==> flow/design.v <==
module Sync_fifo(clk,reset,write_enable,read_enable,trans_data,recv_data,fifo_full,fifo_empty);
parameter address_bus_length = 4;
parameter data_bus_length = 8;
parameter fifo_depth = 2**address_bus_length;
input clk,reset;
input write_enable,read_enable;
input[data_bus_length-1:0] trans_data;
output[data_bus_length-1:0] recv_data;
output fifo_full,fifo_empty;
reg[data_bus_length-1:0] fifo[fifo_depth-1:0];
reg[address_bus_length:0] wptr,rptr;
always@(posedge clk)
begin
if(reset)
begin
wptr <= 5'b00000;
rptr <= 5'b00000;
end
else
if((~fifo_full) & write_enable)
begin
fifo[wptr[address_bus_length-1:0]] <= trans_data;
wptr <= wptr+1;
end
if((~fifo_empty) & read_enable)
rptr <= rptr+1;
end
assign recv_data = fifo[rptr[address_bus_length-1:0]];
assign  fifo_full  = ((wptr[address_bus_length-1:0] == rptr[address_bus_length-1:0]) && (wptr[address_bus_length] ^ rptr[address_bus_length]));
assign  fifo_empty = ((rptr[address_bus_length-1:0] == wptr[address_bus_length-1:0]) && (~(rptr[address_bus_length]^wptr[address_bus_length])));
endmodule
Step by step through the tools: Sync_fifo
Tool output for the design above, in the order of the flow.
Lines are those of the file above, counted from 1.
{ "design": {"top": "Sync_fifo", "clk_port": "clk", "cell_library": "sky130hd", "pvt_corner": "tt_025C_1v80"} }

Elaborated design
Yosys after proc, flatten, opt, wreduce and memory -nomap, before mapping. Print and check cells are not counted.
Memory sizes are those after Yosys's memory passes, which may raise the word count (mostly to a power of two), join words into wider ones and drop unused or constant bits.
{ "bits": {"mem_count": 1, "ff_bits": 10, "elab_cells": 25, "clocked_rd_ports_x_width": 8, "ram_bits": 128} }
{ "mem_list": {"columns": ["memory", "words", "width", "read_ports", "write_ports", "line_no", "text"], "rows": [
  ["fifo", 16, 8, 1, 1, 10, "reg[data_bus_length-1:0] fifo[fifo_depth-1:0];"]
]} }
{ "classes": {"logic": 6, "n_reduce_logical": 3, "equal": 2, "n_mux": 9, "add_sub_neg": 2} }
{ "op_table": {"columns": ["op", "n"], "rows": [
  ["two-way mux 8 bit", 2],
  ["two-way mux 4 bit", 3],
  ["adder 5 x 1 -> 5 bit with constant B", 2],
  ["two-way mux 5 bit", 2],
  ["equality test 4 bit", 2],
  ["NOT 1 bit", 3],
  ["bitwise AND 1 bit", 2],
  ["logical AND 1 bit", 2],
  ["nonzero test 2 bit", 1],
  ["two-way mux 1 bit", 2],
  ["bitwise XOR 1 bit", 1]
]} }

Longest topological paths
Depth = most cells in a row (Yosys ltp): at word level without a register or memory, in the mapped netlist without a sequential cell, where the memories' decode and read muxes count.
{ "depth": {"depth_word": 7, "abc_area": 0, "depth_mapped": 6} }

After synthesis
The flow's flattened synthesis, as Yosys stat reports it; memories are mapped. The netlist is that of the ABC_AREA named above (0 if unset); the other value can give another one.
{ "synth_totals": {"sequential_area_um2": 4174.0, "ff_cells": 142, "stdcells": 283, "mapped_area_um2": 5821.8} }
{ "types": {"columns": ["cell", "n", "type_area_um2"], "rows": [
  ["sky130_fd_sc_hd__edfxtp_1", 133, 3993.83],
  ["sky130_fd_sc_hd__mux4_1", 24, 630.605],
  ["sky130_fd_sc_hd__mux4_2", 16, 360.346],
  ["sky130_fd_sc_hd__dfxtp_1", 9, 180.173],
  ["sky130_fd_sc_hd__ha_1", 5, 62.56],
  ["sky130_fd_sc_hd__xnor2_1", 6, 52.55],
  ["sky130_fd_sc_hd__nor3_1", 10, 50.048],
  ["sky130_fd_sc_hd__nor4_1", 8, 50.048],
  ["sky130_fd_sc_hd__nand2_1", 11, 41.29],
  ["sky130_fd_sc_hd__nor2_1", 11, 41.29],
  ["sky130_fd_sc_hd__buf_8", 2, 30.029],
  ["sky130_fd_sc_hd__mux2i_1", 3, 30.029],
  ["sky130_fd_sc_hd__xor2_1", 3, 26.275],
  ["sky130_fd_sc_hd__mux2_1", 2, 22.522],
  ["sky130_fd_sc_hd__buf_12", 1, 20.019],
  ["sky130_fd_sc_hd__clkbuf_1", 5, 18.768],
  ["sky130_fd_sc_hd__inv_1", 5, 18.768],
  ["sky130_fd_sc_hd__nand4_1", 3, 18.768]
]} }
Other cell types: 17; their cells: 26.

Worst setup path after synthesis
OpenSTA on the mapped netlist: ideal clock, no wires. The path of least setup slack (recovery checks aside). Input and output delay are each 20% of the period. Register names are those of the netlist, which keeps one name where synthesis merged equal registers.
{ "synth_timing": {"path_kind": "input to register", "start": "in reset", "end": "mem fifo[2][0]", "driving_pins": 5, "slack_ns": 0.982, "setup_ns": 0.395, "period_ns": 3.63, "path_delay_ns": 1.922, "t_first_pin_ns": 0.726, "arrival_time_ns": 2.253, "synth_period_reached_ns": 2.648} }
"path_delay_ns" is the arrival time less input delay plus setup time.
"driving_pins" counts driving pins, that of a launching flip-flop among them; a cell with two outputs on the path counts twice.
"synth_period_reached_ns" is the clock period less the worst setup slack; recovery checks do not enter. This is arithmetic on one report: input and output delays are still those of the set period (20% each).
The rows between start and end are the longest chain of elaborated cells between them; the timing report does not say that the signal goes this way. Where chains are equally long, one stands for them.
Each line given opens the expression or statement behind the cell; cells for indexed reads and writes are added by Yosys, which also makes memories of some case tables.
The path ends at the enable pin of a flip-flop; only ways to that pin are counted.
{ "synth_via": {"path_cell_list": "sky130_fd_sc_hd__clkbuf_1 sky130_fd_sc_hd__inv_1 sky130_fd_sc_hd__clkbuf_1 sky130_fd_sc_hd__nand2_1 sky130_fd_sc_hd__nor4_1", "elab_chain_len": 1} }
{ "synth_lines": {"columns": ["element", "line_no", "text"], "rows": [
  ["start, declared", 5, "input clk,reset;"],
  ["two-way mux 4 bit", 14, "if(reset)"],
  ["end, declared", 10, "reg[data_bus_length-1:0] fifo[fifo_depth-1:0];"]
]} }

Path in the finished layout
Path of least setup slack in the final report of run 1 (OpenROAD, finished layout, wires in). Where an end is a register, its clock arrival counts in the times.
{ "layout_timing": {"path_kind": "register to output", "start": "reg (no name shown)", "end": "out recv_data[5]", "arrival_time_ns": 2.94, "period_ns": 5.06, "t_first_pin_ns": 0.41, "output_delay_ns": 1.01, "slack_ns": 1.11, "driving_pins": 5} }
{ "layout_via": {"path_cell_list": "sky130_fd_sc_hd__dfxtp_2 sky130_fd_sc_hd__buf_4 sky130_fd_sc_hd__mux4_1 sky130_fd_sc_hd__mux4_2 sky130_fd_sc_hd__clkdlybuf4s50_1"} }
{ "layout_lines": {"columns": ["element", "line_no", "text"], "rows": [
  ["end, declared", 8, "output[data_bus_length-1:0] recv_data;"]
]} }
No chain of elaborated cells between the ends is given.

FLOW RESULTS
============

Settings and measured results of 2 stored flow runs for module Sync_fifo (sky130hd), not sorted in any way. The constraints put input and output delay at 20% of the set period each and load the outputs with 0.01 pF.
"achieved clock period (ns)" = clock period - worst setup slack. The figure is calculated, with input and output delays left at 20% of the set period.
"worst setup path time (ns)" is the time allowed to the run's worst setup path (the clock period less input and output delay, where it has them) less its slack. Clock arrival times count: a late capture clock shortens it, a late launch clock lengthens it.
"finish__power__total": no workload was simulated; the value follows from the tool's default switching activity.

settings of run 1
{
  "period_ns": 5.06,
  "CORE_UTILIZATION": 20,
  "SETUP_SLACK_MARGIN": 0.84,
  "PLACE_DENSITY_LB_ADDON": 0.29,
  "CELL_PAD_IN_SITES_DETAIL_PLACEMENT": 0,
  "TNS_END_PERCENT": 100,
  "GPL_TIMING_DRIVEN": 1,
  "GPL_ROUTABILITY_DRIVEN": 1,
  "CTS_CLUSTER_DIAMETER": 136,
  "CAP_MARGIN": 5,
  "MAX_ROUTING_LAYER": "met4",
  "CORE_MARGIN": 2,
  "SLEW_MARGIN": 20
}
report of run 1
yosys chip area after synthesis (um^2): 5821.8
finish__design__die__area: 30490.4
finish__design__instance__area__stdcell: 7151.9
finish__design__instance__utilization: 0.2492
finish__timing__setup__ws: 1.113
finish__timing__setup__tns: 0.000
finish__timing__hold__ws: 0.618
finish__power__total: 3.266e-03
achieved clock period (ns): 3.947
worst setup path time (ns): 2.94
worst setup path kind: register to output

settings of run 2
{
  "period_ns": 2.73,
  "CORE_UTILIZATION": 17,
  "SETUP_SLACK_MARGIN": 0.02,
  "PLACE_DENSITY_LB_ADDON": 0.22,
  "CORE_ASPECT_RATIO": 0.57,
  "CORE_MARGIN": 8,
  "ABC_AREA": 0,
  "GPL_TIMING_DRIVEN": 1,
  "GPL_ROUTABILITY_DRIVEN": 1,
  "CTS_CLUSTER_SIZE": 87,
  "MAX_ROUTING_LAYER": "met5",
  "CAP_MARGIN": 20,
  "SLEW_MARGIN": 20
}
report of run 2
yosys chip area after synthesis (um^2): 5821.8
finish__design__die__area: 40659.5
finish__design__instance__area__stdcell: 7344.5
finish__design__instance__utilization: 0.2163
finish__timing__setup__ws: -0.035
finish__timing__setup__tns: -0.127
finish__timing__hold__ws: 0.615
finish__power__total: 6.316e-03
achieved clock period (ns): 2.765
worst setup path time (ns): 2.22
worst setup path kind: register to output
